==> flow/design.v <==
module MFM_index (clk50, index_l, led);
	input wire clk50;
	output reg index_l = 1;
	output reg led = 1;
	reg [31:0] delay = -1;
	always @(posedge clk50) begin
		if (delay[31]) begin
			if (index_l) begin
				index_l <= 0;
				led <= 0;
				delay <= 10_000 - 2;
			end
			else begin
				index_l <= 1;
				led <= 1;
				delay <= 823_335 - 2;
			end
		end
		else begin
			delay <= delay - 1;
		end
	end
endmodule
From RTL to reports: MFM_index
Tool output for the design above, in the order of the flow.
Lines are those of the file above, counted from 1.
Cell names lack the library's common part.
{"block": "design", "design": "MFM_index", "clk_port": "clk50", "library": "sky130hd", "corner": "tt_025C_1v80"}

Elaborated design
Yosys after proc, flatten, opt, wreduce and memory -nomap, before mapping. Enables and synchronous resets that opt folds into registers are not counted as muxes. Memory bits, and registers merged into a memory's read port (data or address), are not among the register bits. Print and check cells are not counted. Equal cells are merged and count once.
{"block": "word_totals", "ff_bits": 33, "in_bits": 1, "out_inout_bits": 2, "elab_cells": 6}
{"block": "op_classes", "addsub": 1, "mux": 3}
{"block": "ops", "cell": "subtractor 32 x 1 -> 32 bit (second input constant)", "n": 1}
{"block": "ops", "cell": "two-way mux 32 bit", "n": 1}
{"block": "ops", "cell": "two-way mux 20 bit", "n": 1}
{"block": "ops", "cell": "two-way mux 1 bit", "n": 1}

Longest topological paths
Yosys ltp: most cells in a row. Word level: on the elaborated netlist, between registers, memories and ports. Mapped: between sequential cells and ports; inverters and the memories' decode and read muxes count.
{"block": "depth", "depth_word": 2, "abc_area": 0, "mapped_depth": 8, "ltp_nobuf": 6}

After synthesis
Source: synth_stat.txt of the flow (Yosys; design flattened, memories mapped). It holds for the ABC_AREA given above (unset counts as 0); a run with the other value may have another netlist.
The area totals of this step are shown rounded.
{"block": "synth_totals", "stdcells": 170, "synth_area_um2": 1540, "sequential_area_um2": 671, "flip_flops": 33, "buf_cells": 15}
{"block": "types", "cell_type": "dfxtp_1", "n": 32, "type_area_um2": 640.614}
{"block": "types", "cell_type": "or4_1", "n": 12, "type_area_um2": 90.086}
{"block": "types", "cell_type": "nor4_1", "n": 13, "type_area_um2": 81.328}
{"block": "types", "cell_type": "xnor2_1", "n": 8, "type_area_um2": 70.067}
{"block": "types", "cell_type": "a21oi_1", "n": 13, "type_area_um2": 65.062}
{"block": "types", "cell_type": "o31ai_1", "n": 8, "type_area_um2": 60.058}
{"block": "types", "cell_type": "or3_1", "n": 9, "type_area_um2": 56.304}
{"block": "types", "cell_type": "nor2_1", "n": 13, "type_area_um2": 48.797}
{"block": "types", "cell_type": "o31a_1", "n": 5, "type_area_um2": 43.792}
{"block": "types", "cell_type": "clkbuf_1", "n": 10, "type_area_um2": 37.536}
{"block": "types", "cell_type": "mux2_2", "n": 3, "type_area_um2": 33.782}
{"block": "types", "cell_type": "edfxtp_1", "n": 1, "type_area_um2": 30.029}
{"block": "types", "cell_type": "a21boi_0", "n": 3, "type_area_um2": 22.522}
{"block": "types", "cell_type": "o21ai_0", "n": 4, "type_area_um2": 20.019}
{"block": "types", "cell_type": "inv_1", "n": 5, "type_area_um2": 18.768}
{"block": "types", "cell_type": "nor2b_1", "n": 3, "type_area_um2": 18.768}
{"block": "types", "cell_type": "xor2_1", "n": 2, "type_area_um2": 17.517}
{"block": "types", "cell_type": "a31oi_1", "n": 2, "type_area_um2": 12.512}
Other cell types: 19; their cells: 24.

Worst setup path after synthesis
Source: OpenSTA report_checks on the synthesized netlist (no wires, ideal clock, input and output delay 20% of the period each), path of least setup slack; recovery checks are left aside. Register names are those of the netlist, which keeps one name where synthesis merged equal registers.
{"block": "synth_timing", "kind": "reg2reg", "start": "reg delay[0]", "end": "reg delay[26]", "period_ns": 3.55, "setup_time_ns": 0.121, "t_first_pin_ns": 0.000, "arrival_ns": 2.288, "required_ns": 3.429, "setup_slack_ns": 1.142, "delay_ns": 2.409, "path_stages": 9, "n_path_buf": 2, "synth_period_reached_ns": 2.408}
"delay_ns" is the arrival time less input delay plus setup time.
"path_stages": output pins that drive a net of the path, with the launching flip-flop's if there is one; two outputs of one cell count as two.
"synth_period_reached_ns" = period - worst setup slack (recovery checks aside). The figure is calculated, with input and output delays left at 20% of the set period.
The rows between start and end are the longest chain of elaborated cells between them; the timing report does not say that the signal goes this way. Where chains are equally long, one stands for them.
A line is the first line of the expression or statement that the cell stems from. Yosys adds cells for indexed reads and writes and turns some case tables into memories.
At most two assigning lines are given for a register; there are more.
{"block": "synth_via", "path_cell_list": "dfxtp_1 > inv_1 > ha_1 > or3b_2 > clkbuf_1 > or4_4 > buf_6 > nor4_1 > mux2_2", "elab_chain_len": 2}
{"block": "synth_rtl", "item": "from (decl)", "line_no": 5, "text": "reg [31:0] delay = -1;"}
{"block": "synth_rtl", "item": "from (assign)", "line_no": 11, "text": "delay <= 10_000 - 2;"}
{"block": "synth_rtl", "item": "from (assign)", "line_no": 16, "text": "delay <= 823_335 - 2;"}
{"block": "synth_rtl", "item": "subtractor 32 x 1 -> 32 bit", "line_no": 20, "text": "delay <= delay - 1;"}
{"block": "synth_rtl", "item": "two-way mux 32 bit", "line_no": 7, "text": "if (delay[31]) begin"}
{"block": "synth_rtl", "item": "to (assign)", "line_no": 11}
{"block": "synth_rtl", "item": "to (assign)", "line_no": 16}
{"block": "synth_rtl", "item": "to (decl)", "line_no": 5}

Worst path after layout
From the final timing report of run 1: the path of least setup slack in the routed layout; clock arrival at registers is part of the times.
{"block": "layout_timing", "kind": "reg2reg", "start": "reg delay[7]", "end": "reg delay[22]", "period_ns": 2.12, "setup_time_ns": 0.07, "t_first_pin_ns": 0.29, "arrival_ns": 2.41, "required_ns": 2.34, "setup_slack_ns": -0.07, "path_stages": 5, "n_path_buf": 0}
The rows between start and end are the longest chain of elaborated cells between them; the timing report does not say that the signal goes this way. Where chains are equally long, one stands for them.
At most two assigning lines are given for a register; there are more.
{"block": "layout_via", "path_cell_list": "dfxtp_1 > or4_4 > or4_4 > or4_1 > a21oi_1", "elab_chain_len": 2}
{"block": "layout_rtl", "item": "from (decl)", "line_no": 5, "text": "reg [31:0] delay = -1;"}
{"block": "layout_rtl", "item": "from (assign)", "line_no": 11, "text": "delay <= 10_000 - 2;"}
{"block": "layout_rtl", "item": "from (assign)", "line_no": 16, "text": "delay <= 823_335 - 2;"}
{"block": "layout_rtl", "item": "subtractor 32 x 1 -> 32 bit", "line_no": 20, "text": "delay <= delay - 1;"}
{"block": "layout_rtl", "item": "two-way mux 32 bit", "line_no": 7, "text": "if (delay[31]) begin"}
{"block": "layout_rtl", "item": "to (assign)", "line_no": 11}
{"block": "layout_rtl", "item": "to (assign)", "line_no": 16}
{"block": "layout_rtl", "item": "to (decl)", "line_no": 5}

Appendix: measured runs

2 stored runs of MFM_index in the flow (synthesis by Yosys, layout by OpenROAD, sky130hd cells), in arbitrary order. Constraints: input delay and output delay 20% of the set period each, output load 0.01 pF.
"period_less_ws_ns": clock period set for the run, less the worst setup slack. It is reckoned from that one timing run; input and output delays stay at 20% of the period that was set.
By "worst_path_allowed_less_slack_ns" is meant the share of the clock period that the worst setup path is allowed (20% is reserved at inputs, 20% at outputs), minus its slack. Clock arrival times at its registers enter into it.
Values from the reports are rounded here.

{"run": "run 1", "settings": { "period_ns": 2.12, "CORE_UTILIZATION": 18, "SETUP_SLACK_MARGIN": -0.06, "CELL_PAD_IN_SITES_GLOBAL_PLACEMENT": 1, "CELL_PAD_IN_SITES_DETAIL_PLACEMENT": 1, "GPL_TIMING_DRIVEN": 0, "CTS_CLUSTER_DIAMETER": 169, "CAP_MARGIN": 0, "MIN_ROUTING_LAYER": "met1", "CORE_MARGIN": 2, "SLEW_MARGIN": 20 }, "results": { "yosys_chip_area_um2": 1540, "design_die_area_um2": 9310, "util_frac": 0.233, "timing.setup.ws_ns": -0.075, "timing.hold.ws_ns": 0.463, "period_less_ws_ns": 2.195, "worst_path_allowed_less_slack_ns": 2.19, "critical_path_kind": "reg2reg" }}
{"run": "run 2", "settings": { "period_ns": 4.25, "CORE_UTILIZATION": 30, "PLACE_DENSITY_LB_ADDON": 0.03, "GPL_TIMING_DRIVEN": 1, "GPL_ROUTABILITY_DRIVEN": 1, "SLEW_MARGIN": 25, "CAP_MARGIN": 20, "CORE_MARGIN": 2 }, "results": { "yosys_chip_area_um2": 1540, "design_die_area_um2": 5720, "util_frac": 0.332, "timing.setup.ws_ns": 1.72, "timing.hold.ws_ns": 0.475, "period_less_ws_ns": 2.534, "worst_path_allowed_less_slack_ns": 2.53, "critical_path_kind": "reg2reg" }}
