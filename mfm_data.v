==> flow/design.v <==
module MFM_data(clk50, index_l, data_h);
	input wire clk50;
	input wire index_l;
	output reg data_h;
	reg [7:0] bit_cell_delay;
	reg [7:0] mfm_pulse_delay;
	reg [15:0] mfm_data;
	reg [7:0] char_count;
	initial begin
		data_h <= 0;
		bit_cell_delay <= 8'd8;
		mfm_pulse_delay <= 8'h84;
		char_count <= 8'd14;  
		mfm_data <= 16'h24A9;
	end
	always @(posedge clk50) begin
		if (bit_cell_delay[7]) begin
			bit_cell_delay <= 8'd8;
			mfm_pulse_delay <= 8'h84;
			mfm_data <= mfm_data << 1;
			char_count <= char_count - 8'd1;
			if (char_count[7]) begin
				char_count <= 8'd14;
				mfm_data <= 16'h24A9;
			end
		end else begin
			bit_cell_delay <= bit_cell_delay - 8'd1;
			mfm_pulse_delay <= mfm_pulse_delay - 8'd1;
		end
		data_h <= mfm_data[15] & mfm_pulse_delay[7];
	end
endmodule
* Reports on MFM_data *
What the tools print for MFM_data, step after step.
Lines are those of the file above, counted from 1.
Operators: Yosys type, input widths -> output width; for muxes data width and select width s.
Library cell names are shortened.
Not given: --

set-up
  top module = MFM_data
  clock port = clk50
  cell library = sky130hd
  library corner = tt_025C_1v80

* Word level *
Yosys after proc, flatten, opt, wreduce and memory -nomap, before mapping. Enables and synchronous resets that opt folds into registers are not counted as muxes. Memory bits, and registers merged into a memory's read port (data or address), are not among the register bits. Print and check cells are not counted. Equal cells are merged and count once.

bit counts
  input bits = 2
  output and inout port bits = 1
  register bits after elaboration = 41
  cells after elaboration = 9

cells by class
  bitwise gates (word level) = 1
  add/sub/neg operators = 3

operators by type and width
  kind                 count
  $sub 8x1->8 const B  3
  $and 1x1->1          1

* Logic depth *
Longest topological path by Yosys (ltp), each cell counted once; first at word level (registers and memories cut), then after technology mapping (sequential cells cut; the memories' decode and read muxes count).

logic depth
  depth after elaboration = 1
  ABC_AREA = 0
  mapped depth = 5
  mapped depth without buffers = 5

* After synthesis *
The flow's flattened synthesis, as Yosys stat reports it; memories are mapped. The netlist is that of the ABC_AREA named above (0 if unset); the other value can give another one.
Totals and module areas in this step are rounded.

synthesis totals
  mapped cells = 131
  area of sequential cells = 1100 um2
  flip-flop cells = 41
  buffers = 4
  chip area (Yosys) = 1600 um2

cell types
  cell type  count  total area (um2)
  edfxtp_1   24     720.691
  dfxtp_1    17     340.326
  nor2b_1    10     62.56
  nand2b_1   7      43.792
  or3_1      7      43.792
  ha_1       3      37.536
  a21oi_1    7      35.034
  nor2_1     8      30.029
  or4_1      4      30.029
  xnor2_1    3      26.275
  xor2_1     3      26.275
  or2_2      4      25.024
  inv_1      6      22.522
  o31ai_1    3      22.522
  or2_1      3      18.768
  nor3b_1    2      15.014
  o21ai_0    3      15.014
  nor4_1     2      12.512

Other cell types: 13; their cells: 15.

* Worst setup path after synthesis *
Path of least setup slack by OpenSTA after synthesis, without wires, with an ideal clock, recovery checks aside; 20% of the period is set as input and as output delay. Where synthesis merged equal registers, the netlist keeps one of their names.

timing path post-synthesis
  path type = register to register
  from = reg char_count[0]
  to = reg char_count[6]
  required time = 2.304 ns
  clock period = 2.45 ns
  buffers on the path = 0
  stages on the path = 6
  arrival = 1.499 ns
  setup time = 0.146 ns
  time at the first pin = 0.000 ns
  setup slack = 0.805 ns
  delay of the path = 1.645 ns
  synthesis period reached = 1.645 ns

"delay of the path" = arrival - input delay + setup time.
"stages on the path": output pins that drive a net of the path, with the launching flip-flop's if there is one; two outputs of one cell count as two.
"synthesis period reached" is the clock period less the worst setup slack; recovery checks do not enter. This is arithmetic on one report: input and output delays are still those of the set period (20% each).
Between the ends stands the longest chain of elaborated cells between them, by number of cells; it is not shown to be the way that was timed. Of several equally long chains one is given.
A line is the first line of the expression or statement that the cell stems from. Yosys adds cells for indexed reads and writes and turns some case tables into memories.

on the way, post-synthesis
  cell sequence = edfxtp_1 -> inv_1 -> ha_1 -> or3b_1 -> or4_1 -> a21oi_1
  cells in the longest elaborated chain = 1
  elaborated cells on any way between the ends = 1
  source lines of those cells = 1

ends and longest elaborated chain, post-synthesis
  what             line  RTL
  start, declared  8     reg [7:0] char_count;
  start, assigned  21    char_count <= char_count - 8'd1;
  start, assigned  23    char_count <= 8'd14;
  $sub 8x1->8      21
  end, assigned    21
  end, assigned    23
  end, declared    8

* Worst path after layout *
From the final timing report of flow run 2: the path of least setup slack in the routed layout; clock arrival at registers is part of the times.

timing path after layout
  path type = register to register
  from = reg char_count[0]
  to = reg char_count[6]
  required time = 2.22 ns
  setup time = 0.15 ns
  time at the first pin = 0.34 ns
  arrival = 1.99 ns
  stages on the path = 6
  setup slack = 0.23 ns
  clock period = 2.02 ns
  buffers on the path = 0

Between the ends stands the longest chain of elaborated cells between them, by number of cells; it is not shown to be the way that was timed. Of several equally long chains one is given.

on the way, after layout
  cell sequence = edfxtp_1 -> inv_1 -> ha_1 -> or3b_1 -> or4_1 -> a21oi_1
  cells in the longest elaborated chain = 1
  elaborated cells on any way between the ends = 1
  source lines of those cells = 1

ends and longest elaborated chain, after layout
  what             line  RTL
  start, declared  8     reg [7:0] char_count;
  start, assigned  21    char_count <= char_count - 8'd1;
  start, assigned  23    char_count <= 8'd14;
  $sub 8x1->8      21
  end, assigned    21
  end, assigned    23
  end, declared    8

Ticket comment

Design MFM_data on sky130hd. What follows are 2 stored runs of the flow, each under its own settings; their order means nothing. The constraints put input and output delay at 20% of the set period each and load the outputs with 0.01 pF.
"achieved period" is the run's clock period less its worst setup slack. It is reckoned from that one timing run; input and output delays stay at 20% of the period that was set.
"worst path time" is the time allowed to the run's worst setup path (the clock period less input and output delay, where it has them) less its slack. Clock arrival times count: a late capture clock shortens it, a late launch clock lengthens it.
"power" is the tool's figure for a default switching activity; nothing was simulated.
Results are given in rounded form.
A setting shown as n/a is not set for that run.
Results: n/a = not shown.

name                                    flow run 1  flow run 2
period_ns                               1.18        2.02
CORE_UTILIZATION                        62          48
PLACE_DENSITY                           0.51        n/a
HOLD_SLACK_MARGIN                       0.07        n/a
CORE_ASPECT_RATIO                       0.52        n/a
CELL_PAD_IN_SITES_GLOBAL_PLACEMENT      0           n/a
CELL_PAD_IN_SITES_DETAIL_PLACEMENT      2           n/a
TNS_END_PERCENT                         40          n/a
GPL_TIMING_DRIVEN                       0           n/a
CTS_CLUSTER_DIAMETER                    186         n/a
MIN_ROUTING_LAYER                       met1        n/a
CAP_MARGIN                              20          20
CORE_MARGIN                             2           2
SLEW_MARGIN                             20          20
worst slack on setup checks (ns)        n/a         0.23
final setup TNS (ns)                    n/a         0.000
achieved period (ns)                    n/a         1.788
standard-cell area after routing (um2)  n/a         1800
utilization after routing (%)           n/a         53
synthesis area (um2)                    n/a         1600
worst hold slack after layout (ns)      n/a         0.45
worst path time (ns)                    n/a         1.79
kind of the worst setup path            n/a         register to register
power (W)                               n/a         0.0014
die outline area (um2)                  n/a         3900

Flow run 1: unfinished; error DPL-0033 in placement
